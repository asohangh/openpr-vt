==> flow/design.v <==
`timescale 1ns / 1ps
module iic_controller(clock, reset, sda, scl);
  input  clock;
  input  reset;
  inout  sda;
  inout  scl;
  parameter clk_rate_mhz         = 200,
            sck_period_us        = 30,
            transition_cycle     = (clk_rate_mhz * sck_period_us) / 2,
            transition_cycle_msb = 11;
  localparam idle         = 3'd0,
             init         = 3'd1,
             start        = 3'd2,
             clk_fall     = 3'd3,
             setup        = 3'd4,
             clk_rise     = 3'd5,
             wait_state   = 3'd6,
             start_bit    = 1'b1,
             slave_addr   = 7'b1110110,
             slave_addr_0 = 7'h4c,
             ack          = 1'b1,
             write        = 1'b0,
             reg_addr0   = 8'h49,
             data0       = 8'hc0,
             reg_addr1   = 8'h21,
             data1       = 8'h09,
             reg_addr2   = 8'h33,
             data2a      = 8'h06,
             data2b      = 8'h08,
             reg_addr3   = 8'h34,
             data3a      = 8'h26,
             data3b      = 8'h16,
             reg_addr4   = 8'h36,
             data4a      = 8'ha0,
             data4b      = 8'h60,
             reg_addr_0  = 8'h1e,
             data_0      = 8'ha4,
             reg_addr_1  = 8'h1f,
             data_1      = 8'h14,
             reg_addr_2  = 8'h20,
             data_2      = 8'h01,
             reg_addr_3  = 8'h05,
             data_3      = 8'h40,
             reg_addr_4  = 8'h06,
             data_4      = 8'h00,
             reg_addr_5  = 8'h07,
             data_5      = 8'h40,
             reg_addr_6  = 8'h08,
             data_6      = 8'h00,
             reg_addr_7  = 8'h09,
             data_7      = 8'h40,
             reg_addr_8  = 8'h0a,
             data_8      = 8'h00,
             reg_addr_9  = 8'h1b,
             data_9      = 8'h33,
             reg_addr_10 = 8'h0b,
             data_10     = 8'h02,
             reg_addr_11 = 8'h0c,
             data_11     = 8'h00,
             reg_addr_12 = 8'h0d,
             data_12     = 8'h02,
             reg_addr_13 = 8'h0e,
             data_13     = 8'h00,
             reg_addr_14 = 8'h0f,
             data_14     = 8'h02,
             reg_addr_15 = 8'h10,
             data_15     = 8'h00,
             reg_addr_16 = 8'h18,
             data_16     = 8'h00,
             reg_addr_17 = 8'h12,
             data_17     = 8'h80,
             reg_addr_18 = 8'h01,
             data_18     = 8'h32,
             reg_addr_19 = 8'h02,
             data_19     = 8'h00,
             reg_addr_20 = 8'h03,
             data_20     = 8'h48,
             reg_addr_21 = 8'h04,
             data_21     = 8'ha0,
             reg_addr_22 = 8'h12,
             data_22     = 8'h10,
             reg_addr_23 = 8'h13,
             data_23     = 8'h60,
             reg_addr_24 = 8'h14,
             data_24     = 8'h10,
             reg_addr_25 = 8'h19,
             data_25     = 8'h04,
             reg_addr_26 = 8'h1a,
             data_26     = 8'h1a,
             stop_bit       = 1'b0,
             sda_buffer_msb = 27;
  reg                          sda_out;
  reg                          scl_out;
  reg [transition_cycle_msb:0] cycle_count;
  reg [2:0]                    c_state;
  reg [2:0]                    n_state;
  reg [4:0]                    write_count;
  reg [31:0]                   bit_count;
  reg [sda_buffer_msb:0]       sda_buffer;
  wire transition;
  always @(posedge clock) begin
    if (reset || c_state == idle) begin
      sda_out <= 1'b1;
      scl_out <= 1'b1;
    end
    else if (c_state == init && transition) begin 
      sda_out <= 1'b0;
    end
    else if (c_state == setup) begin
      sda_out <= sda_buffer[sda_buffer_msb];
    end
    else if (c_state == clk_rise && cycle_count == transition_cycle/2 && bit_count == sda_buffer_msb) begin
      sda_out <= 1'b1;
    end
    else if (c_state == clk_fall) begin
      scl_out <= 1'b0;
    end
    else if (c_state == clk_rise) begin
      scl_out <= 1'b1;
    end
  end
  assign sda = sda_out;
  assign scl = scl_out;
  always @(posedge clock) begin
    if (reset) begin
      sda_buffer  <= {slave_addr,write,ack,reg_addr0,ack,data0,ack,stop_bit};
      cycle_count <= 0;
    end
    else if (c_state == setup && cycle_count == transition_cycle) begin
      sda_buffer   <= {sda_buffer[sda_buffer_msb-1:0],1'b0};
      cycle_count  <= 0; 
    end
    else if (cycle_count == transition_cycle)
      cycle_count <= 0;
    else if (c_state == wait_state) begin
      case (write_count)
        0  : sda_buffer <= {slave_addr,write,ack,reg_addr1,ack,data1,ack,stop_bit};
        1  : sda_buffer <= {slave_addr,write,ack,reg_addr2,ack,data2b,ack,stop_bit};
        2  : sda_buffer <= {slave_addr,write,ack,reg_addr3,ack,data3b,ack,stop_bit};
        3  : sda_buffer <= {slave_addr,write,ack,reg_addr4,ack,data4b,ack,stop_bit};
        4  : sda_buffer <= {slave_addr_0,write,ack,reg_addr_0,ack,data_0,ack,stop_bit};
        5  : sda_buffer <= {slave_addr_0,write,ack,reg_addr_1,ack,data_1,ack,stop_bit};
        6  : sda_buffer <= {slave_addr_0,write,ack,reg_addr_2,ack,data_2,ack,stop_bit};
        7  : sda_buffer <= {slave_addr_0,write,ack,reg_addr_3,ack,data_3,ack,stop_bit};
        8  : sda_buffer <= {slave_addr_0,write,ack,reg_addr_4,ack,data_4,ack,stop_bit};
        9  : sda_buffer <= {slave_addr_0,write,ack,reg_addr_5,ack,data_5,ack,stop_bit};
        10 : sda_buffer <= {slave_addr_0,write,ack,reg_addr_6,ack,data_6,ack,stop_bit};
        11 : sda_buffer <= {slave_addr_0,write,ack,reg_addr_7,ack,data_7,ack,stop_bit};
        12 : sda_buffer <= {slave_addr_0,write,ack,reg_addr_8,ack,data_8,ack,stop_bit};
        13 : sda_buffer <= {slave_addr_0,write,ack,reg_addr_9,ack,data_9,ack,stop_bit};
        14 : sda_buffer <= {slave_addr_0,write,ack,reg_addr_10,ack,data_10,ack,stop_bit};
        15 : sda_buffer <= {slave_addr_0,write,ack,reg_addr_11,ack,data_11,ack,stop_bit};
        16 : sda_buffer <= {slave_addr_0,write,ack,reg_addr_12,ack,data_12,ack,stop_bit};
        17 : sda_buffer <= {slave_addr_0,write,ack,reg_addr_13,ack,data_13,ack,stop_bit};
        18 : sda_buffer <= {slave_addr_0,write,ack,reg_addr_14,ack,data_14,ack,stop_bit};
        19 : sda_buffer <= {slave_addr_0,write,ack,reg_addr_15,ack,data_15,ack,stop_bit};
        20 : sda_buffer <= {slave_addr_0,write,ack,reg_addr_16,ack,data_16,ack,stop_bit};
        21 : sda_buffer <= {slave_addr_0,write,ack,reg_addr_17,ack,data_17,ack,stop_bit};
        22 : sda_buffer <= {slave_addr_0,write,ack,reg_addr_18,ack,data_18,ack,stop_bit};
        23 : sda_buffer <= {slave_addr_0,write,ack,reg_addr_19,ack,data_19,ack,stop_bit};
        24 : sda_buffer <= {slave_addr_0,write,ack,reg_addr_20,ack,data_20,ack,stop_bit};
        25 : sda_buffer <= {slave_addr_0,write,ack,reg_addr_21,ack,data_21,ack,stop_bit};
        26 : sda_buffer <= {slave_addr_0,write,ack,reg_addr_22,ack,data_22,ack,stop_bit};
        27 : sda_buffer <= {slave_addr_0,write,ack,reg_addr_23,ack,data_23,ack,stop_bit};
        28 : sda_buffer <= {slave_addr_0,write,ack,reg_addr_24,ack,data_24,ack,stop_bit};
        29 : sda_buffer <= {slave_addr_0,write,ack,reg_addr_25,ack,data_25,ack,stop_bit};
        30 : sda_buffer <= {slave_addr_0,write,ack,reg_addr_26,ack,data_26,ack,stop_bit};
        default: sda_buffer <= 28'dx;
      endcase 
      cycle_count <= cycle_count + 1;
    end
    else
      cycle_count <= cycle_count + 1;
  end
  always @(posedge clock) begin 
    if (reset)
      write_count <= 5'd0;
    else if (c_state == wait_state && cycle_count == transition_cycle)
      write_count <= write_count + 1;
  end
  always @ (posedge clock) begin
    if (reset || (c_state == wait_state)) 
      bit_count <= 0;
    else if (c_state == clk_rise && cycle_count == transition_cycle)
      bit_count <= bit_count + 1;
  end
  always @ (posedge clock) begin
    if (reset)
      c_state <= init;
    else 
      c_state <= n_state;
  end
  assign transition = (cycle_count == transition_cycle);
  always @ (*) begin
    case (c_state) 
      idle: begin
        if (reset) n_state = init;
        else n_state = idle;
      end
      init: begin
        if (transition) n_state = start;
        else n_state = init;
      end
      start: begin
        if (reset) n_state = init;
        else if (transition) n_state = clk_fall;
        else n_state = start;
      end
      clk_fall: begin
        if (reset) n_state = init;
        else if (transition) n_state = setup;
        else n_state = clk_fall;
      end
      setup: begin
        if (reset) n_state = init;
        else if (transition) n_state = clk_rise;
        else n_state = setup;
      end
      clk_rise: begin
        if (reset) 
          n_state = init;
        else if (transition && bit_count == sda_buffer_msb) 
          n_state = wait_state;
        else if (transition)
          n_state = clk_fall;  
        else n_state = clk_rise;
      end
      wait_state: begin
        if (reset | (transition && write_count != 5'd28)) 
          n_state = init;
        else if (transition)
          n_state = idle;  
        else n_state = wait_state;
      end
      default: n_state = idle;     
    endcase
  end
endmodule
== Reports on iic_controller ==
What the tools print for iic_controller, step after step.
Line numbers count from 1 in the design file above.
Operators: Yosys type, input widths -> output width; for muxes data width and select width s.
Not given: -

* Design top: iic_controller
* Clock port: clock
* Cell library: sky130hd
* Timing corner: tt_025C_1v80

== Elaborated design ==
Yosys after proc, flatten, opt, wreduce and memory -nomap, before mapping. Print and check cells are not counted.
Memory sizes are those after Yosys's memory passes, which may raise the word count (mostly to a power of two), join words into wider ones and drop unused or constant bits.

* Register bits after elaboration: 82
* Output and inout bits: 2
* Clocked read ports x word width: 18
* Memories: 1
* Word-level cells: 66
* ROM bits: 576

* Bitwise logic cells: 5
* $add $sub $neg: 3
* Muxes and demuxes: 19
* Reduce/logical cells: 19
* Eq/ne operators: 11

{| class="wikitable"
|+ Memory list
! memory !! words !! bits a word !! read ports !! wr ports !! RTL line !! RTL
|-
| (no name shown) || 32 || 18 || 1 || 0 || 136 || <nowiki>case (write_count)</nowiki>
|}

{| class="wikitable"
|+ Operator list
! kind !! number
|-
| $mux 28 || 3
|-
| $add 32x1->32 const B || 1
|-
| $eq 32x5->1 const B || 1
|-
| $pmux 3 s6 || 1
|-
| $mux 3 || 5
|-
| $add 12x1->12 const B || 1
|-
| $eq 12x11->1 const B || 1
|-
| $eq 12x12->1 const B || 1
|-
| $mux 5 || 2
|-
| $eq 3x3->1 const B || 3
|-
| $logic_and 1x1->1 || 8
|-
| $mux 1 || 7
|-
| $eq 3x2->1 const B || 2
|-
| $add 5x1->5 const B || 1
|-
| $ne 5x5->1 const B || 1
|-
| $not 1->1 || 4
|-
| $reduce_and 2->1 || 2
|-
| $reduce_bool 2->1 || 2
|-
| $reduce_and 4->1 || 1
|-
| $eq 3x1->1 const B || 1
|-
| $logic_not 3->1 || 1
|-
| $reduce_bool 3->1 || 1
|-
| $reduce_or 3->1 || 1
|-
| $logic_or 1x1->1 || 2
|-
| $ne 2x2->1 const B || 1
|-
| $reduce_or 2->1 || 1
|-
| $mux 2 || 1
|-
| $or 1x1->1 || 1
|}

== Longest topological paths ==
Longest topological path by Yosys (ltp), each cell counted once; first at word level (registers and memories cut), then after technology mapping (sequential cells cut; the memories' decode and read muxes count).

* Word-level depth: 6
* ABC_AREA: 0
* Gate-level depth with buffers: 12
* Depth with buffers taken out: 12

== After synthesis ==
Yosys stat after the flow's synthesis: flattened, memories mapped to cells. It holds for the ABC_AREA given above (unset counts as 0); a run with the other value may have another netlist.
The area totals of this step are shown rounded.

* Cell area after synthesis: 4,800 um^2
* Mapped flip-flops: 101
* Cells in the netlist: 567

{| class="wikitable"
|+ Cell types
! cell !! number !! area in all (um^2)
|-
| sky130_fd_sc_hd__dfxtp_1 || 101 || 2.02E+03
|-
| sky130_fd_sc_hd__nor2_1 || 76 || 285.274
|-
| sky130_fd_sc_hd__xnor2_1 || 28 || 245.235
|-
| sky130_fd_sc_hd__nand2_1 || 54 || 202.694
|-
| sky130_fd_sc_hd__ha_1 || 13 || 162.656
|-
| sky130_fd_sc_hd__nor3_1 || 31 || 155.149
|-
| sky130_fd_sc_hd__mux2i_1 || 15 || 150.144
|-
| sky130_fd_sc_hd__nand3_1 || 30 || 150.144
|-
| sky130_fd_sc_hd__o21ai_0 || 24 || 120.115
|-
| sky130_fd_sc_hd__xor2_1 || 13 || 113.859
|-
| sky130_fd_sc_hd__a21oi_1 || 20 || 100.096
|-
| sky130_fd_sc_hd__a211oi_1 || 13 || 97.594
|-
| sky130_fd_sc_hd__inv_1 || 23 || 86.333
|-
| sky130_fd_sc_hd__clkbuf_1 || 22 || 82.579
|-
| sky130_fd_sc_hd__nand4_1 || 12 || 75.072
|-
| sky130_fd_sc_hd__nor4_1 || 11 || 68.816
|-
| sky130_fd_sc_hd__and3_1 || 10 || 62.56
|-
| sky130_fd_sc_hd__or3_1 || 8 || 50.048
|}

Other cell types: 37; their cells: 63.

== Path before layout ==
Source: OpenSTA report_checks on the synthesized netlist (no wires, ideal clock, input and output delay 20% of the period each), path of least setup slack; recovery checks are left aside. Register names are those of the netlist, which keeps one name where synthesis merged equal registers.

* Path kind: flip-flop to flip-flop
* From: reg cycle_count[0]
* To: reg (no name shown)
* Setup time: 0.059 ns
* Period: 3.58 ns
* Launch time at the first pin: 0.000 ns
* Data arrival time: 2.722 ns
* Stages on the path: 13
* Delay of the path: 2.781 ns
* Slack: 0.800 ns
* Buffers on the path: 1
* Period reached after synthesis: 2.78 ns

"delay of the path" is the arrival time less input delay plus setup time.
"stages on the path": output pins that drive a net of the path, with the launching flip-flop's if there is one; two outputs of one cell count as two.
"period reached after synthesis" is the clock period less the worst setup slack; recovery checks do not enter. This is arithmetic on one report: input and output delays are still those of the set period (20% each).
At most two assigning lines are given for a register; there are more.

* Cell sequence: sky130_fd_sc_hd__dfxtp_1 > sky130_fd_sc_hd__inv_1 > sky130_fd_sc_hd__ha_1 > sky130_fd_sc_hd__and4bb_2 > sky130_fd_sc_hd__nand4_1 > sky130_fd_sc_hd__xnor2_1 > sky130_fd_sc_hd__or2_2 > sky130_fd_sc_hd__clkbuf_1 > sky130_fd_sc_hd__inv_1 > sky130_fd_sc_hd__ha_1 > sky130_fd_sc_hd__or3_1 > sky130_fd_sc_hd__o221ai_1 > sky130_fd_sc_hd__a22o_1

{| class="wikitable"
|+ Ends and longest elaborated chain, post-synthesis
! item !! RTL line !! RTL
|-
| start: declaration || 94 || <nowiki>reg [transition_cycle_msb:0] cycle_count;</nowiki>
|-
| start: assignment || 170 || <nowiki>cycle_count <= cycle_count + 1;</nowiki>
|-
| start: assignment || 173 || <nowiki>cycle_count <= cycle_count + 1;</nowiki>
|}

Chain of elaborated cells between the ends: none given.

== Worst path after layout ==
Path of least setup slack in the final report of job 1 (OpenROAD, finished layout, wires in). Where an end is a register, its clock arrival counts in the times.

* Path kind: flip-flop to flip-flop
* From: reg cycle_count[0]
* To: reg (no name shown)
* Setup time: 0.11 ns
* Launch time at the first pin: 0.33 ns
* Buffers on the path: 0
* Period: 6.27 ns
* Slack: 2.97 ns
* Stages on the path: 10
* Data arrival time: 3.53 ns

At most two assigning lines are given for a register; there are more.

* Cell sequence: sky130_fd_sc_hd__dfxtp_1 > sky130_fd_sc_hd__inv_1 > sky130_fd_sc_hd__ha_1 > sky130_fd_sc_hd__nand4bb_4 > sky130_fd_sc_hd__nor4_1 > sky130_fd_sc_hd__xor2_1 > sky130_fd_sc_hd__nand2_1 > sky130_fd_sc_hd__inv_1 > sky130_fd_sc_hd__nor3_1 > sky130_fd_sc_hd__o31a_1

{| class="wikitable"
|+ Ends and longest elaborated chain, after layout
! item !! RTL line !! RTL
|-
| start: declaration || 94 || <nowiki>reg [transition_cycle_msb:0] cycle_count;</nowiki>
|-
| start: assignment || 170 || <nowiki>cycle_count <= cycle_count + 1;</nowiki>
|-
| start: assignment || 173 || <nowiki>cycle_count <= cycle_count + 1;</nowiki>
|}

Chain of elaborated cells between the ends: none given.

==> runs of iic_controller <==
2 stored runs of iic_controller in the flow (synthesis by Yosys, layout by OpenROAD, sky130hd cells), in arbitrary order. Constraints: input delay and output delay 20% of the set period each, output load 0.01 pF.
By "total design power" is meant OpenSTA's value without simulated activity: inputs other than the clock are taken to toggle once in ten clock periods, and the tool carries that through the logic.
The results are shown rounded.

=== Job 1 ===
{| class="wikitable"
! Setting !! Value
|-
| period_ns || 6.27
|-
| CORE_UTILIZATION || 33
|-
| PLACE_DENSITY || 0.64
|-
| CELL_PAD_IN_SITES_GLOBAL_PLACEMENT || 1
|-
| ABC_AREA || 0
|-
| CTS_CLUSTER_SIZE || 97
|-
| CAP_MARGIN || 15
|-
| MIN_ROUTING_LAYER || met1
|-
| CORE_MARGIN || 2
|-
| SLEW_MARGIN || 20
|-
! Result !! Value
|-
| Final worst hold slack || 0.45 ns
|-
| Standard-cell area after routing || 5,300 um^2
|-
| Smallest setup slack || 3.0 ns
|-
| Total design power || 1,300 µW
|-
| Synthesized cell area || 4,800 um^2
|-
| Die area || 16,000 um^2
|}

=== Job 2 ===
{| class="wikitable"
! Setting !! Value
|-
| period_ns || 4.02
|-
| CORE_UTILIZATION || 37
|-
| SETUP_SLACK_MARGIN || 0.65
|-
| PLACE_DENSITY_LB_ADDON || 0.16
|-
| CORE_ASPECT_RATIO || 1.31
|-
| TNS_END_PERCENT || 95
|-
| ABC_AREA || 1
|-
| CTS_CLUSTER_SIZE || 92
|-
| MIN_ROUTING_LAYER || met2
|-
| MAX_ROUTING_LAYER || met5
|-
| CAP_MARGIN || 20
|-
| CORE_MARGIN || 2
|-
| SLEW_MARGIN || 20
|-
! Result !! Value
|-
| Total design power || 1,900 µW
|-
| Die area || 16,000 um^2
|-
| Standard-cell area after routing || 6,100 um^2
|-
| Synthesized cell area || 5,700 um^2
|-
| Smallest setup slack || 1.3 ns
|-
| Final worst hold slack || 0.46 ns
|}
